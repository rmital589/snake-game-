==> flow/design.v <==
module Game_Engine(
input sec_counter,
input start,
input pause,
input esc,
input Keypressed, 
input [1:0] direction,
output pixel_out,
output [9:0] headX,
output [9:0] headY,
output [9:0] tailX,
output [9:0] tailY,
output [9:0] X,
output [9:0] Y,
output orientation1
);
wire clk_25MHz;
reg [9:0] headX1,headY1,tailX1,tailY1;
reg orientation;
reg [24:0] counter;
initial 
begin
counter<=0; 
headX1 <= 40;
headY1 <= 5;
tailX1 <= 0;
tailY1 <= 5;
orientation <=0;
end 
always @(posedge sec_counter)  
begin 
	if(start && ~pause && headX1>0 && headX1<640 && headY1>0 && headY1<480)
	begin
	if(Keypressed)
	begin
		case(direction)
			2'b00: begin  
					if(headY1 == tailY1)
					begin
						if(headX1 > tailX1)
						begin
							headX1 <= headX1 - 10;		
							headY1 <= headY1 - 30;
							tailX1 <= tailX1 + 30;
							tailY1 <= tailY1 + 10;
							orientation <= 1;
						end
						else
						begin
							headX1 <= headX1;		
							headY1 <= headY1 - 30;
							tailX1 <= tailX1 - 40;
							tailY1 <= tailY1 + 10;
							orientation <= 1;
						end
			         end
			         else if(headX1 == tailX1)
			         begin
			             if(headY1 > tailY1)
                                 begin
                                 headX1<=headX1;
                                 headY1<=headY1+5;
                                 tailX1<=tailX1;
                                 tailY1<=tailY1+5;
                                 end
                                 else
                                 begin
                                 headX1<=headX1;
                                 headY1<=headY1-5;
                                 tailX1<=tailX1;
                                 tailY1<=tailY1-5;
                                 end
			         end
				end
			2'b10: begin  
					if(headY1 == tailY1)
					begin
						if(headX1>tailX1)
						begin
							headX1 <= headX1 - 10;		
							headY1 <= headY1 + 40;
							tailX1 <= tailX1 + 30;
							tailY1 <= tailY1;
							orientation <= 1;
						end
						else
						begin
							headX1 <= headX1;		
							headY1 <= headY1 + 40;
							tailX1 <= tailX1 - 40;
							tailY1 <= tailY1;
							orientation <= 1;
						end
			            end
			            else if(headX1 == tailX1)
                        begin
                        if(headY1 > tailY1)
                        begin
                        headX1<=headX1;
                        headY1<=headY1+5;
                        tailX1<=tailX1;
                        tailY1<=tailY1+5;
                        end
                        else
                        begin
                        headX1<=headX1;
                        headY1<=headY1-5;
                        tailX1<=tailX1;
                        tailY1<=tailY1-5;
                        end
                        end
			       end
			2'b11: begin  
					if(headX1 == tailX1)
					begin
						if(headY1<tailY1)
						begin
							headX1 <= headX1 - 30;		
							headY1 <= headY1;
							tailX1 <= tailX1 + 10;
							tailY1 <= tailY1 - 40;
							orientation <= 0;
						end
						else
						begin
							headX1 <= headX1 - 30;		
							headY1 <= headY1 - 10;
							tailX1 <= tailX1 + 10;
							tailY1 <= tailY1 + 30;
							orientation <= 0;
						end
			                end
			                else if(headY1 == tailY1)
			                begin
			                if(headX1 > tailX1)
                            begin
                            headX1<=headX1+5;
                            headY1<=headY1;
                            tailX1<=tailX1+5;
                            tailY1<=tailY1;
                            end
                            else
                            begin
                            headX1<=headX1-5;
                            headY1<=headY1;
                            tailX1<=tailX1-5;
                            tailY1<=tailY1;
                            end
			                end
			       end
			2'b01: begin  
					if(headX1 == tailX1)
					begin
						if(headY1<tailY1)
						begin
							headX1 <= headX1 + 40;		
							headY1 <= headY1;
							tailX1 <= tailX1;
							tailY1 <= tailY1 - 40;
							orientation <= 0;
						end
						else
						begin
							headX1 <= headX1 + 40;		
							headY1 <= headY1 - 10;
							tailX1 <= tailX1;
							tailY1 <= tailY1 + 30;
							orientation <= 0;
						end
			                end
			             else if(headY1 == tailY1)
                         begin
                         if(headX1 > tailX1)
                         begin
                         headX1<=headX1+5;
                         headY1<=headY1;
                         tailX1<=tailX1+5;
                         tailY1<=tailY1;
                         end
                         else
                         begin
                         headX1<=headX1-5;
                         headY1<=headY1;
                         tailX1<=tailX1-5;
                         tailY1<=tailY1;
                         end
                         end
				end	
		endcase
		end
		else
		begin
		  if(headY1 == tailY1)
          begin
          if(headX1 > tailX1)
          begin
          headX1<=headX1+5;
          headY1<=headY1;
          tailX1<=tailX1+5;
          tailY1<=tailY1;
          end
          else
          begin
          headX1<=headX1-5;
          headY1<=headY1;
          tailX1<=tailX1-5;
          tailY1<=tailY1;
          end
          end
          if(headX1 == tailX1)
          begin
          if(headY1 > tailY1)
          begin
          headX1<=headX1;
          headY1<=headY1+5;
          tailX1<=tailX1;
          tailY1<=tailY1+5;
          end
          else
          begin
          headX1<=headX1;
          headY1<=headY1-5;
          tailX1<=tailX1;
          tailY1<=tailY1-5;
          end
          end
		end 
	end
	else
	begin
	headX1<=headX1;
    headY1<=headY1;
    tailX1<=tailX1;
    tailY1<=tailY1;
	end
end
assign pixel_out =  start & ~esc; 
assign headX = headX1;
assign headY = headY1;
assign tailX = tailX1;
assign tailY = tailY1;
assign X = headX1+10;
assign Y = headY1+10;
assign orientation1 = orientation;
endmodule
======== Reports on Game_Engine ========
Tool output for the design above, in the order of the flow.
Line numbers count from 1 in the design file above.
Operators: Yosys type, input widths -> output width; for muxes data width and select width s.
Not given: n/a
set-up
  top ..................................... Game_Engine
  clock port .............................. sec_counter
  standard-cell library ................... sky130hd
  library corner .......................... tt_025C_1v80

======== Word level ========
Source: Yosys, flattened and elaborated, memories not mapped. Widths are those after wreduce. Registers that Yosys merges into a memory's read port (data or address) are not register bits. Print and check cells do not count. Equal cells are merged and count once.
storage and ports
  memory bits (writable) .................. 0
  flip-flop bits (word level) ............. 41
  memory cells ............................ 0
  bits in latches ......................... 0
  memory bits (read-only) ................. 0
  word width x clocked read ports ......... 0
  bits of input ports ..................... 7
  cells after elaboration ................. 101
  output and inout bits ................... 62
cells by class
  multiplexer cells ....................... 36
  reduce/logical cells .................... 14
  shift-type cells ........................ 0
  divide/modulo/power cells ............... 0
  bitwise logic cells ..................... 3
  order comparisons ....................... 7
  eq/ne operators ......................... 14
  add/subtract/negate cells ............... 22
  multipliers ............................. 0
operator list
  operator               number
  $mux 10                29
  $pmux 10 s3            4
  $add 10x3->10 const B  4
  $sub 10x3->10 const B  4
  $add 10x4->10 const B  4
  $gt 10x1->1 const B    2
  $gt 10x10->1           2
  $eq 10x10->1           2
  $sub 10x4->10 const B  2
  $add 10x5->10 const B  2
  $sub 10x5->10 const B  2
  $add 10x6->10 const B  2
  $sub 10x6->10 const B  2
  $lt 10x10->1           1
  $lt 10x10->1 const B   1
  $lt 10x9->1 const B    1
  $reduce_and 5->1       2
  $ne 3x2->1 const B     3
  $reduce_and 4->1       2
  $ne 3x3->1 const B     2
  $logic_and 1x1->1      5
  $ne 5x1->1 const B     1
  $ne 2x1->1 const B     2
  $eq 2x2->1 const B     2
  $reduce_or 2->1        2
  $reduce_bool 4->1      1
  $reduce_and 3->1       1
  $not 1->1              2
Other operator kinds: 6; their cells: 7.

======== Logic depth ========
Yosys ltp: most cells in a row. Word level: on the elaborated netlist, between registers, memories and ports. Mapped: between sequential cells and ports; inverters and the memories' decode and read muxes count.
logic depth
  depth in word-level cells ............... 7
  ABC_AREA ................................ 0
  gate-level depth with buffers ........... 17
  mapped depth without buffers ............ 16

======== Synthesis result ========
Source: synth_stat.txt of the flow (Yosys; design flattened, memories mapped). It holds for the ABC_AREA given above (unset counts as 0); a run with the other value may have another netlist.
cell types
  cell type                  number  total area (um^2)
  sky130_fd_sc_hd__edfxtp_1  41      1.23E+03
  sky130_fd_sc_hd__ha_1      73      913.376
  sky130_fd_sc_hd__xnor2_1   61      534.262
  sky130_fd_sc_hd__a21oi_1   76      380.365
  sky130_fd_sc_hd__o21ai_0   64      320.307
  sky130_fd_sc_hd__nand2_1   73      274.013
  sky130_fd_sc_hd__nor2_1    54      202.694
  sky130_fd_sc_hd__nand3_1   39      195.187
  sky130_fd_sc_hd__inv_1     42      157.651
  sky130_fd_sc_hd__nor3_1    26      130.125
  sky130_fd_sc_hd__clkbuf_1  33      123.869
  sky130_fd_sc_hd__xor2_1    13      113.859
  sky130_fd_sc_hd__o22ai_1   18      112.608
  sky130_fd_sc_hd__mux2i_1   11      110.106
  sky130_fd_sc_hd__fa_1      4       80.077
  sky130_fd_sc_hd__a21o_1    10      75.072
  sky130_fd_sc_hd__nor2b_1   10      62.56
  sky130_fd_sc_hd__or3_1     10      62.56
Not listed: further types 46, cells in them 133.
mapped netlist
  mapped flip-flops ....................... 41
  synthesis area .......................... 0.0060871 mm^2
  sequential area ......................... 0.0012312 mm^2
  cells in the netlist .................... 791
  buffer cells ............................ 42

======== Timing after synthesis ========
Path of least setup slack by OpenSTA after synthesis, without wires, with an ideal clock, recovery checks aside; 20% of the period is set as input and as output delay. Where synthesis merged equal registers, the netlist keeps one of their names.
timing path after synthesis
  kind .................................... register -> register
  start ................................... register tailY1[3]
  end ..................................... register headY1[8]
  launch time at the first pin ............ 0.000 ns
  setup time .............................. 0.271 ns
  clock period ............................ 8.11 ns
  buffers on the path ..................... 1
  setup slack ............................. 3.519 ns
  data required time ...................... 7.839 ns
  arrival ................................. 4.320 ns
  path delay .............................. 4.591 ns
  driving pins on the path ................ 18
  synthesis period reached ................ 4.591 ns
"path delay" is the arrival time less input delay plus setup time.
"driving pins on the path" counts driving pins, that of a launching flip-flop among them; a cell with two outputs on the path counts twice.
"synthesis period reached" is the clock period less the worst setup slack; recovery checks do not enter. This is arithmetic on one report: input and output delays are still those of the set period (20% each).
Between the ends stands the longest chain of elaborated cells between them, by number of cells; it is not shown to be the way that was timed. Of several equally long chains one is given.
A line is the first line of the expression or statement that the cell stems from. Yosys adds cells for indexed reads and writes and turns some case tables into memories.
A register here has more assigning lines than the two given.
The path ends at the data pin of a flip-flop with enable; ways to the enable are not counted.
between the ends, after synthesis
  cells stage by stage .................... sky130_fd_sc_hd__edfxtp_1 sky130_fd_sc_hd__clkbuf_1 sky130_fd_sc_hd__inv_1 sky130_fd_sc_hd__ha_1 sky130_fd_sc_hd__and4_1 sky130_fd_sc_hd__o21a_1 sky130_fd_sc_hd__o31a_1 sky130_fd_sc_hd__o21ai_1 sky130_fd_sc_hd__inv_1 sky130_fd_sc_hd__ha_1 sky130_fd_sc_hd__a21o_1 sky130_fd_sc_hd__a21oi_1 sky130_fd_sc_hd__nor2b_1 sky130_fd_sc_hd__o21a_1 sky130_fd_sc_hd__o41a_1 sky130_fd_sc_hd__xor2_1 sky130_fd_sc_hd__mux2i_1 sky130_fd_sc_hd__o22ai_1
  cells in the longest elaborated chain ... 6
  elaborated cells between the ends (all ways) .. 11
ends and longest elaborated chain, after synthesis
  what           line  source
  from (decl)    18    reg [9:0] headX1,headY1,tailX1,tailY1;
  from (assign)  45    tailY1 <= tailY1 + 10;
  from (assign)  53    tailY1 <= tailY1 + 10;
  $gt 10x10->1   97    if(headY1 > tailY1)
  $mux 10        97
  $mux 10        95    else if(headX1 == tailX1)
  $mux 10        76    if(headY1 == tailY1)
  $pmux 10 s3    36    case(direction)
  $mux 10        34    if(Keypressed)
  to (assign)    43    headY1 <= headY1 - 30;
  to (assign)    51    headY1 <= headY1 - 30;
  to (decl)      18

======== Timing after layout ========
Path of least setup slack in the final report of stored run 1 (OpenROAD, finished layout, wires in). Where an end is a register, its clock arrival counts in the times.
timing path after layout
  kind .................................... register -> register
  start ................................... register headY1[5]
  end ..................................... register headY1[9]
  clock period ............................ 3.0 ns
  arrival ................................. 3.99 ns
  launch time at the first pin ............ 0.32 ns
  buffers on the path ..................... 0
  driving pins on the path ................ 16
  setup slack ............................. -0.93 ns
  setup time .............................. 0.25 ns
  data required time ...................... 3.06 ns
Between the ends stands the longest chain of elaborated cells between them, by number of cells; it is not shown to be the way that was timed. Of several equally long chains one is given.
A register here has more assigning lines than the two given.
The path ends at the data pin of a flip-flop with enable; ways to the enable are not counted.
between the ends, after layout
  cells stage by stage .................... sky130_fd_sc_hd__edfxtp_1 sky130_fd_sc_hd__ha_1 sky130_fd_sc_hd__and4_4 sky130_fd_sc_hd__o21a_1 sky130_fd_sc_hd__o31a_1 sky130_fd_sc_hd__o21ai_4 sky130_fd_sc_hd__inv_4 sky130_fd_sc_hd__ha_4 sky130_fd_sc_hd__nor2_1 sky130_fd_sc_hd__o21ai_4 sky130_fd_sc_hd__a2111oi_4 sky130_fd_sc_hd__o41ai_2 sky130_fd_sc_hd__xnor2_1 sky130_fd_sc_hd__nor2_1 sky130_fd_sc_hd__xnor2_1 sky130_fd_sc_hd__o22ai_1
  cells in the longest elaborated chain ... 6
  elaborated cells between the ends (all ways) .. 16
ends and longest elaborated chain, after layout
  what           line  source
  from (decl)    18    reg [9:0] headX1,headY1,tailX1,tailY1;
  from (assign)  43    headY1 <= headY1 - 30;
  from (assign)  51    headY1 <= headY1 - 30;
  $sub 10x3->10  107   headY1<=headY1-5;
  $mux 10        97    if(headY1 > tailY1)
  $mux 10        95    else if(headX1 == tailX1)
  $mux 10        76    if(headY1 == tailY1)
  $pmux 10 s3    36    case(direction)
  $mux 10        34    if(Keypressed)
  to (assign)    43
  to (assign)    51
  to (decl)      18

Game_Engine through Yosys and OpenROAD on sky130hd: 2 stored runs, unordered, with their settings and measured results. The constraints put input and output delay at 20% of the set period each and load the outputs with 0.01 pF.
"period achieved" = clock period - worst setup slack. The figure is calculated, with input and output delays left at 20% of the set period.
"worst path time" is the time allowed to the run's worst setup path (the clock period less input and output delay, where it has them) less its slack. Clock arrival times count: a late capture clock shortens it, a late launch clock lengthens it.

======== stored run 1 ========
==> flow/run.sh <==
#!/bin/bash
# the make line also repeats the synthesis and layout settings of config.mk as NAME=value (left out here)
make -C /OpenROAD-flow-scripts/flow DESIGN_CONFIG=/design/flow/config.mk WORK_HOME=/design/flow/orfs CLKGATE_MAP_FILE= finish
==> flow/config.mk <==
export PLATFORM = sky130hd
export DESIGN_NAME = Game_Engine
export DESIGN_NICKNAME = Game_Engine
export VERILOG_FILES = /design/flow/design.v
export SDC_FILE = /design/flow/constraint.sdc
export NUM_CORES = 4
export LEC_CHECK = 0
export CAP_MARGIN = 20
export CORE_MARGIN = 5
export CORE_UTILIZATION = 60
export CTS_CLUSTER_SIZE = 67
export GPL_ROUTABILITY_DRIVEN = 1
export GPL_TIMING_DRIVEN = 1
export MAX_ROUTING_LAYER = met4
export PLACE_DENSITY = 0.4
export SLEW_MARGIN = 20
==> flow/constraint.sdc <==
create_clock -name core_clock -period 3.0 [get_ports {sec_counter}]
set_input_delay 0.6000 -clock core_clock [delete_from_list [all_inputs] [get_ports {sec_counter}]]
set_output_delay 0.6000 -clock core_clock [all_outputs]
set_load 0.01 [all_outputs]

-------- measured, stored run 1 --------
  chip area after synthesis (Yosys) ....... 0.0060871 mm^2
  worst path time ......................... 3.93 ns
  critical path type ...................... register -> register
  full die area ........................... 0.01226 mm^2
  period achieved ......................... 3.930 ns
  worst setup slack after layout .......... -0.930 ns
  utilization after routing ............... 93.3%
  standard-cell area after layout ......... 0.0091625 mm^2

======== stored run 2 ========
==> flow/run.sh <==
#!/bin/bash
# the make line also repeats the synthesis and layout settings of config.mk as NAME=value (left out here)
make -C /OpenROAD-flow-scripts/flow DESIGN_CONFIG=/design/flow/config.mk WORK_HOME=/design/flow/orfs CLKGATE_MAP_FILE= finish
==> flow/config.mk <==
export PLATFORM = sky130hd
export DESIGN_NAME = Game_Engine
export DESIGN_NICKNAME = Game_Engine
export VERILOG_FILES = /design/flow/design.v
export SDC_FILE = /design/flow/constraint.sdc
export NUM_CORES = 4
export LEC_CHECK = 0
export ABC_AREA = 1
export CAP_MARGIN = 30
export CORE_MARGIN = 4
export CORE_UTILIZATION = 68
export CTS_CLUSTER_SIZE = 33
export GPL_TIMING_DRIVEN = 1
export MAX_ROUTING_LAYER = met4
export PLACE_DENSITY = 0.51
export SETUP_SLACK_MARGIN = 0.09
export SLEW_MARGIN = 20
==> flow/constraint.sdc <==
create_clock -name core_clock -period 6.93 [get_ports {sec_counter}]
set_input_delay 1.3860 -clock core_clock [delete_from_list [all_inputs] [get_ports {sec_counter}]]
set_output_delay 1.3860 -clock core_clock [all_outputs]
set_load 0.01 [all_outputs]

-------- measured, stored run 2 --------
  period achieved ......................... 4.609 ns
  standard-cell area after layout ......... 0.0075948 mm^2
  full die area ........................... 0.0117343 mm^2
  worst setup slack after layout .......... 2.321 ns
  worst path time ......................... 4.61 ns
  critical path type ...................... register -> register
  chip area after synthesis (Yosys) ....... 0.0068441 mm^2
  utilization after routing ............... 77.7%
